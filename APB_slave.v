==> flow/design.v <==
`timescale 1ns / 1ps
module APB_slave #(parameter 
    size = 32,
    addr = 8 
)(
    input                clk_APB,
    input                rst, 
    output               PREADY, 
    output [size-1 : 0]  PRDATA,  
    input                PSEL, 
    input                PEN, 
    input                PW, 
    input  [size-1 : 0]  PWDATA, 
    input  [addr-1:0]    PADDR,
    output [size-1:0]    PRESCALAR);
    reg [size-1:0] device_regs [addr-1:0];
    assign PRESCALAR = device_regs[0];
    always @ (posedge clk_APB,negedge rst) begin
        if(!rst) begin
            device_regs[0][size-1:0] <= 'd0;
            device_regs[1][size-1:0] <= 'd0;
            device_regs[2][size-1:0] <= 'd0;
            device_regs[3][size-1:0] <= 'd0;
            device_regs[4][size-1:0] <= 'hbababab4;
            device_regs[5][size-1:0] <= 'hcacacac5;
            device_regs[6][size-1:0] <= 'd0;
            device_regs[7][size-1:0] <= 'd0;
        end
        else if (PADDR == 'd0 || PADDR == 'd1 || PADDR == 'd2 || PADDR == 'd3) begin
            device_regs[PADDR] <= (PW && PREADY) ? PWDATA : device_regs[PADDR];
        end
        else begin
            device_regs[PADDR] <= device_regs[PADDR];
        end
    end
    assign PRDATA = (!PW && PREADY) ? device_regs[PADDR] : 'd0;
    assign PREADY = PSEL & PEN;  
endmodule
=== Reports on APB_slave ===
What the tools print for APB_slave, step after step.
Lines are those of the file above, counted from 1.
Library cell names are shortened.
Not given: n/a

* Top module: APB_slave
* Clock port: clk_APB
* Library: sky130hd
* Timing corner: tt_025C_1v80

=== Elaborated design ===
Yosys after proc, flatten, opt, wreduce and memory -nomap, before mapping. Print and check cells are not counted. Equal cells are merged and count once.

* Register bits: 256
* Input bits: 45
* Elaborated cells: 55

* Eq/ne operators: 10
* Muxes and demuxes: 28
* Bitwise logic cells: 1
* Reduce/logical cells: 8

{| class="wikitable"
|+ Operators by type and width
! cell !! number
|-
| 32-bit 2-to-1 mux || 26
|-
| 32-bit parallel mux with 8-bit select || 1
|-
| 32-bit parallel mux with 7-bit select || 1
|-
| 8-bit by 2-bit == test with 1-bit output with constant B || 2
|-
| 3-bit == test with constant B || 4
|-
| 8-bit by 1-bit == test with 1-bit output with constant B || 1
|-
| 8-bit zero test || 1
|-
| 3-bit by 2-bit == test with 1-bit output with constant B || 2
|-
| 1-bit logical OR || 3
|-
| 3-bit by 1-bit == test with 1-bit output with constant B || 1
|-
| 3-bit zero test || 1
|-
| 1-bit logical AND || 2
|-
| 1-bit bitwise AND || 1
|-
| 1-bit zero test || 1
|}

=== Depth ===
Yosys ltp: most cells in a row. Word level: on the elaborated netlist, between registers, memories and ports. Mapped: between sequential cells and ports; inverters and the memories' decode and read muxes count.

* Depth after elaboration: 5
* ABC_AREA: 0
* Depth in mapped cells: 8

=== After synthesis ===
The flow's flattened synthesis, as Yosys stat reports it; memories are mapped. The netlist is that of the ABC_AREA named above (0 if unset); the other value can give another one.

* Cells in the netlist: 1133
* Cell area after synthesis: 12000.3 sq um
* Mapped flip-flops: 256
* Buffer cells: 215

{| class="wikitable"
|+ Cell types
! cell type !! number !! total area (sq um)
|-
| dfrtp_1 || 221 || 5.53E+03
|-
| dfstp_2 || 35 || 919.632
|-
| mux2i_1 || 65 || 650.624
|-
| a31oi_1 || 96 || 600.576
|-
| clkbuf_1 || 156 || 585.562
|-
| nor2b_1 || 61 || 381.616
|-
| mux2_1 || 30 || 337.824
|-
| o21ai_0 || 66 || 330.317
|-
| o21ai_1 || 48 || 240.23
|-
| a211oi_2 || 18 || 225.216
|-
| and2_1 || 33 || 206.448
|-
| buf_6 || 17 || 191.434
|-
| nor2_1 || 48 || 180.173
|-
| nor3_1 || 34 || 170.163
|-
| nor3b_1 || 21 || 157.651
|-
| or3b_1 || 18 || 157.651
|-
| a211oi_1 || 19 || 142.637
|-
| buf_2 || 28 || 140.134
|}

Other cell types: 21; their cells: 119.

=== Timing after synthesis ===
Source: OpenSTA report_checks on the synthesized netlist (no wires, ideal clock, input and output delay 20% of the period each), path of least setup slack; recovery checks are left aside. Register names are those of the netlist, which keeps one name where synthesis merged equal registers.

* Kind: input -> output
* Start: input port PADDR[2]
* End: output port PRDATA[23]
* Period: 2.32 ns
* Input delay: 0.464 ns
* External output delay: 0.464 ns
* Time at the first pin: 0.464 ns
* Data arrival time: 1.689 ns
* Data required time: 1.856 ns
* Slack: 0.167 ns
* Path delay: 1.225 ns
* Driving pins on the path: 7
* Buffers on the path: 3
* Synthesis period reached: 2.153 ns

"path delay" = arrival - input delay + setup time.
A path that ends at an output port has no setup time.
"driving pins on the path" counts driving pins, that of a launching flip-flop among them; a cell with two outputs on the path counts twice.
"synthesis period reached" = period - worst setup slack (recovery checks aside). The figure is calculated, with input and output delays left at 20% of the set period.
The rows between start and end are the longest chain of elaborated cells between them; the timing report does not say that the signal goes this way. Where chains are equally long, one stands for them.
A line is the first line of the expression or statement that the cell stems from. Yosys adds cells for indexed reads and writes and turns some case tables into memories.

* Path through: buf_6 -> buf_6 -> buf_6 -> or3b_1 -> o21ai_0 -> a211oi_2 -> nor3_1
* Cells in the longest elaborated chain: 3
* Elaborated cells between the ends (all ways): 10
* Those cells by class: 7 x eq/ne; 2 x mux; 1 x reduce/logical

{| class="wikitable"
|+ Ends and longest elaborated chain, post-synthesis
! element !! RTL line !! text
|-
| from (decl) || 14 || <nowiki>input  [addr-1:0]    PADDR,</nowiki>
|-
| 3-bit == test || 36 || <nowiki>assign PRDATA = (!PW && PREADY) ? device_regs[PADDR] : 'd0;</nowiki>
|-
| 32-bit parallel mux with 8-bit select || 36 ||
|-
| 32-bit 2-to-1 mux || 36 ||
|-
| to (decl) || 9 || <nowiki>output [size-1 : 0]  PRDATA,</nowiki>
|}

=== Worst path after layout ===
From the final timing report of run A: the path of least setup slack in the routed layout; clock arrival at registers is part of the times.

* Kind: register -> output
* Start: register device_regs[3][10]
* End: output port PRDATA[10]
* Period: 1.94 ns
* External output delay: 0.39 ns
* Time at the first pin: 0.59 ns
* Data arrival time: 1.91 ns
* Data required time: 1.55 ns
* Slack: -0.36 ns
* Driving pins on the path: 7
* Buffers on the path: 2

The rows between start and end are the longest chain of elaborated cells between them; the timing report does not say that the signal goes this way. Where chains are equally long, one stands for them.
At most two assigning lines are given for a register; there are more.

* Path through: dfrtp_1 -> inv_1 -> o32ai_2 -> a2111oi_2 -> buf_4 -> nor3_2 -> buf_2
* Cells in the longest elaborated chain: 2
* Elaborated cells between the ends (all ways): 2
* Those cells by class: 2 x mux

{| class="wikitable"
|+ Ends and longest elaborated chain, after layout
! element !! RTL line !! text
|-
| from (decl) || 16 || <nowiki>reg [size-1:0] device_regs [addr-1:0];</nowiki>
|-
| from (assign) || 30 || <nowiki>device_regs[PADDR] <= (PW && PREADY) ? PWDATA : device_regs[PADDR];</nowiki>
|-
| from (assign) || 33 || <nowiki>device_regs[PADDR] <= device_regs[PADDR];</nowiki>
|-
| 32-bit parallel mux with 8-bit select || 36 || <nowiki>assign PRDATA = (!PW && PREADY) ? device_regs[PADDR] : 'd0;</nowiki>
|-
| 32-bit 2-to-1 mux || 36 ||
|-
| to (decl) || 9 || <nowiki>output [size-1 : 0]  PRDATA,</nowiki>
|}

## Implementation results

Measured results for APB_slave: 2 stored runs of the Yosys and OpenROAD flow on sky130hd. The settings differ; the order carries no meaning. The constraints put input and output delay at 20% of the set period each and load the outputs with 0.01 pF.
"critical setup path time" means the part of the period allowed to the worst setup path (the constraints hold back 20% at inputs and 20% at outputs) less its slack; where the path has registers, the arrival times of their clocks count too.

=== Run A ===
{| class="wikitable"
! Setting !! Value
|-
| period_ns || 1.94
|-
| CORE_UTILIZATION || 25
|-
| SETUP_SLACK_MARGIN || 0.31
|-
| PLACE_DENSITY_LB_ADDON || 0.11
|-
| CORE_MARGIN || 8
|-
| CELL_PAD_IN_SITES_DETAIL_PLACEMENT || 1
|-
| ABC_AREA || 0
|-
| GPL_ROUTABILITY_DRIVEN || 1
|-
| CTS_CLUSTER_SIZE || 99
|-
| SLEW_MARGIN || 10
|-
| MIN_ROUTING_LAYER || met2
|-
| CAP_MARGIN || 20
|-
! Result !! Value
|-
| Netlist area reported by Yosys || 12000.3 sq um
|-
| Die outline area || 55267.3 sq um
|-
| Standard-cell area after layout || 16559.6 sq um
|-
| Utilization in the final report || 0.348
|-
| Worst setup slack after layout || -0.359 ns
|-
| Summed negative setup slack || -7.331 ns
|-
| Critical setup path time || 1.91 ns
|-
| Worst setup path kind || register -> output
|}

=== Run B ===
{| class="wikitable"
! Setting !! Value
|-
| period_ns || 3.84
|-
| CORE_UTILIZATION || 19
|-
| SETUP_SLACK_MARGIN || -0.26
|-
| PLACE_DENSITY || 0.71
|-
| CELL_PAD_IN_SITES_GLOBAL_PLACEMENT || 0
|-
| ABC_AREA || 1
|-
| GPL_ROUTABILITY_DRIVEN || 0
|-
| CAP_MARGIN || 10
|-
| SLEW_MARGIN || 15
|-
| CORE_MARGIN || 2
|-
! Result !! Value
|-
| Netlist area reported by Yosys || 11853.9 sq um
|-
| Die outline area || 64401.8 sq um
|-
| Standard-cell area after layout || 14318.7 sq um
|-
| Utilization in the final report || 0.232
|-
| Worst setup slack after layout || 0.441 ns
|-
| Summed negative setup slack || 0.000 ns
|-
| Critical setup path time || 1.86 ns
|-
| Worst setup path kind || input -> output
|}
