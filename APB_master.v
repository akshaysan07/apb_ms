==> flow/design.v <==
`timescale 1ns / 1ps
module APB_master #(parameter
    size = 32,
    addr = 8
) (
    input                 clk_APB,
    input                 rst,
    input                 MIW,
    input                 MISEL,
    input  [size-1 : 0]   MIDATA,
    input  [addr-1 : 0] MIADDR,                
    input                 PREADY,
    input  [size-1 : 0]   PRDATA,
    output                PSEL,
    output                PEN,
    output                PW,
    output [size-1 : 0]   PWDATA,
    output [addr-1 : 0] PADDR,
    output [size-1 : 0]   MODATA,
    output  reg [1:0] state, nxt_state);
wire setup;
wire access;
reg pw_r;
reg [size-1:0] pwdat;
reg [addr-1:0] padd;
reg flg, flg_r;
assign setup = (state == 2'd1) ? 1'b1 : 1'b0;
assign access = (state == 2'd2) ? 1'b1 : 1'b0;
assign PSEL = setup | access;
assign PEN = access;
assign MODATA = ((!MIW) & PREADY & access) ? PRDATA : 'd0;
assign PWDATA = pwdat;
assign PADDR = padd;
assign PW = pw_r;
always @(posedge clk_APB,negedge rst) begin
    if(!rst) begin
        pwdat <= 'd0;
        padd <= 'd0;
        pw_r <= 'd0;
    end
    else if((access) && (!flg)) begin
        pwdat <= MIDATA;  
        padd <= MIADDR;
        pw_r <= MIW;
    end
    else begin
        pwdat <= pwdat;
        padd <= padd;
        pw_r <= pw_r;
    end
end
always @(posedge clk_APB, negedge rst) begin
    if(!rst) begin
        flg <= 'd0;
    end
    else begin
        flg <= access;
    end
end
always @(posedge clk_APB, negedge rst) begin
    if(!rst) begin
        state <= 2'd0;
    end
    else begin
        state <= nxt_state;
    end
end
always @(*) begin
    case (state)
        2'd0: begin
            nxt_state = MISEL ? 2'd1 : 2'd0;
        end
        2'd1: begin
            nxt_state = 2'd2;
        end
        2'd2: begin
            if (PREADY) begin
                nxt_state = MISEL ? 2'd1 : 2'd0;
            end
            else begin
                nxt_state = 2'd2;
            end
        end
        2'd3: nxt_state = 2'd0;
    endcase
end
endmodule 
# Tool chain data of APB_master

The steps from the RTL of APB_master to its reports follow in flow order.
Line numbers count from 1 in the design file above.
Library cell names are shortened.
Not given: -

Design top: APB_master
Clock input: clk_APB
Cell library: sky130hd
Timing corner: tt_025C_1v80

# Elaborated design

Source: Yosys, flattened and elaborated, memories not mapped. Widths are those after wreduce; folded enables and synchronous resets count as part of the registers. Registers that Yosys merges into a memory's read port (data or address) are not register bits. Print and check cells do not count. Equal cells are merged and count once.

Register bits: 44
Input bits: 77
Output and inout bits: 79
Elaborated cells: 21

Eq/ne operators: 3
Multiplexer cells: 6
Bitwise logic cells: 3
Reductions and logical operators: 4

Operators by type and width:

| kind                                   | count |
| two-way mux 32 bit                     | 1 |
| case mux 2 bit (select 4 bit)          | 1 |
| == test 2 bit with constant B          | 2 |
| two-way mux 1 bit                      | 3 |
| bitwise AND 1 bit                      | 2 |
| logical NOT 1 bit                      | 2 |
| == test 2 x 1 -> 1 bit with constant B | 1 |
| logical NOT 2 bit                      | 1 |
| two-way mux 2 bit                      | 1 |
| OR 1 bit                               | 1 |
| logical AND 1 bit                      | 1 |

# Depth

Longest topological path by Yosys (ltp), each cell counted once; first at word level (registers and memories cut), then after technology mapping (sequential cells cut; the memories' decode and read muxes count).

Depth in word-level cells: 4
ABC_AREA: 1
Depth in mapped cells: 7
Gate-level depth less buffers: 5

# After synthesis

The flow's flattened synthesis, as Yosys stat reports it; memories are mapped. The netlist is that of the ABC_AREA named above (0 if unset); the other value can give another one.
The area totals of this step are shown rounded.

Cell types:

| type    | count | total area (um^2) |
| dfrtp_1 | 44    | 1.1E+03 |
| nand2_1 | 85    | 319.056 |
| nand3_1 | 42    | 210.202 |
| nor2_2  | 30    | 187.68 |
| inv_1   | 38    | 142.637 |
| buf_4   | 6     | 45.043 |
| buf_2   | 7     | 35.034 |
| buf_6   | 3     | 33.782 |
| ha_1    | 2     | 25.024 |
| nand3_4 | 1     | 17.517 |
| nor2_1  | 2     | 7.507 |
| nand2_2 | 1     | 6.256 |
| a21oi_1 | 1     | 5.005 |
| inv_2   | 1     | 3.754 |

Cells in the netlist: 263
Cell area after synthesis: 2140 um^2
Flip-flop cells: 44
Buffers: 16

# Worst setup path after synthesis

OpenSTA on the mapped netlist: ideal clock, no wires. The path of least setup slack (recovery checks aside). Input and output delay are each 20% of the period. Register names are those of the netlist, which keeps one name where synthesis merged equal registers.

Path kind: register to output
Start: register state[0]
End: output MODATA[10]
Clock period: 2210 ps
External output delay: 442 ps
Arrival time: 1276 ps
Required time: 1768 ps
Path slack: 492 ps
Delay of the path: 1276 ps
Stages on the path: 7
Synthesis period reached: 1718 ps

"delay of the path" is the arrival time less input delay plus setup time.
At an output port there is no setup time.
"stages on the path" counts driving pins, that of a launching flip-flop among them; a cell with two outputs on the path counts twice.
"synthesis period reached" is the clock period less the worst setup slack; recovery checks do not enter. This is arithmetic on one report: input and output delays are still those of the set period (20% each).
Between the ends stands the longest chain of elaborated cells between them, by number of cells; it is not shown to be the way that was timed. Of several equally long chains one is given.
A line is the first line of the expression or statement that the cell stems from. Yosys adds cells for indexed reads and writes and turns some case tables into memories.

Cells stage by stage: dfrtp_1 -> inv_1 -> ha_1 -> buf_4 -> nand3_4 -> buf_6 -> nor2_2
Length of the longest elaborated chain: 4
Elaborated cells on any way between the ends: 4

RTL lines, path after synthesis:

| what               | line | RTL |
| start: declaration | 20   | `output  reg [1:0] state, nxt_state);` |
| start: assignment  | 62   | `state <= 2'd0;` |
| start: assignment  | 65   | `state <= nxt_state;` |
| == test 2 bit      | 28   | `assign access = (state == 2'd2) ? 1'b1 : 1'b0;` |
| two-way mux 1 bit  | 28   |  |
| bitwise AND 1 bit  | 31   | `assign MODATA = ((!MIW) & PREADY & access) ? PRDATA : 'd0;` |
| two-way mux 32 bit | 31   |  |
| end: declaration   | 19   | `output [size-1 : 0]   MODATA,` |

# Path in the finished layout

Path of least setup slack in the final report of run 2 (OpenROAD, finished layout, wires in). Where an end is a register, its clock arrival counts in the times.
The report prints the path's times to 10 ps; the period is as set.

Path kind: register to output
Start: register state[0]
End: output MODATA[5]
Clock period: 1390 ps
External output delay: 280 ps
Arrival time: 1570 ps
Required time: 1110 ps
Path slack: -460 ps
Stages on the path: 7

Between the ends stands the longest chain of elaborated cells between them, by number of cells; it is not shown to be the way that was timed. Of several equally long chains one is given.

Cells stage by stage: dfrtp_1 -> inv_2 -> ha_4 -> nand3_4 -> buf_12 -> nor2_2 -> buf_2
Length of the longest elaborated chain: 4
Elaborated cells on any way between the ends: 4

RTL lines, path post-layout:

| what               | line | RTL |
| start: declaration | 20   | `output  reg [1:0] state, nxt_state);` |
| start: assignment  | 62   | `state <= 2'd0;` |
| start: assignment  | 65   | `state <= nxt_state;` |
| == test 2 bit      | 28   | `assign access = (state == 2'd2) ? 1'b1 : 1'b0;` |
| two-way mux 1 bit  | 28   |  |
| bitwise AND 1 bit  | 31   | `assign MODATA = ((!MIW) & PREADY & access) ? PRDATA : 'd0;` |
| two-way mux 32 bit | 31   |  |
| end: declaration   | 19   | `output [size-1 : 0]   MODATA,` |

--- measured runs ---
Below are 2 stored runs of the flow (Yosys, OpenROAD; platform sky130hd) on APB_master, each with its settings and what was measured, unordered. Constraints: input delay and output delay 20% of the set period each, output load 0.01 pF.
"period achieved" is the run's clock period less its worst setup slack. It is reckoned from that one timing run; input and output delays stay at 20% of the period that was set.
"critical path time" is the time allowed to the run's worst setup path (the clock period less input and output delay, where it has them) less its slack. Clock arrival times count: a late capture clock shortens it, a late launch clock lengthens it.
"total power after layout": no workload was simulated; the value follows from the tool's default switching activity.
"critical path time" is given in steps of 10 ps.
The measured numbers are rounded.
Among the settings, - means not set for that run.
Results: - = not shown.

| name                                      | run 1 | run 2              |
| period_ns                                 | 0.99  | 1.39               |
| CORE_UTILIZATION                          | 32    | 46                 |
| SETUP_SLACK_MARGIN                        | -0.09 | -                  |
| CORE_ASPECT_RATIO                         | 1.09  | -                  |
| CELL_PAD_IN_SITES_GLOBAL_PLACEMENT        | 3     | -                  |
| ABC_AREA                                  | 1     | 1                  |
| GPL_TIMING_DRIVEN                         | 0     | -                  |
| CTS_CLUSTER_SIZE                          | 59    | -                  |
| CTS_CLUSTER_DIAMETER                      | 217   | -                  |
| MAX_ROUTING_LAYER                         | met4  | -                  |
| CAP_MARGIN                                | 20    | 10                 |
| CORE_MARGIN                               | 2     | 2                  |
| SLEW_MARGIN                               | 20    | 20                 |
| PLACE_DENSITY_LB_ADDON                    | -     | 0.25               |
| synthesis area (um^2)                     | -     | 2140               |
| total die area (um^2)                     | -     | 5210               |
| standard-cell area after layout (um^2)    | -     | 3990               |
| utilization after routing (%)             | -     | 90.3               |
| setup slack of the worst path (ps)        | -     | -461               |
| final setup TNS (ps)                      | -     | -16700             |
| worst hold slack in the final report (ps) | -     | 474                |
| total power after layout (µW)             | -     | 7040               |
| period achieved (ps)                      | -     | 1851               |
| critical path time (ps)                   | -     | 1570               |
| worst setup path type                     | -     | register to output |

Run 1: no results, placement failed with GPL-0301
--- end ---
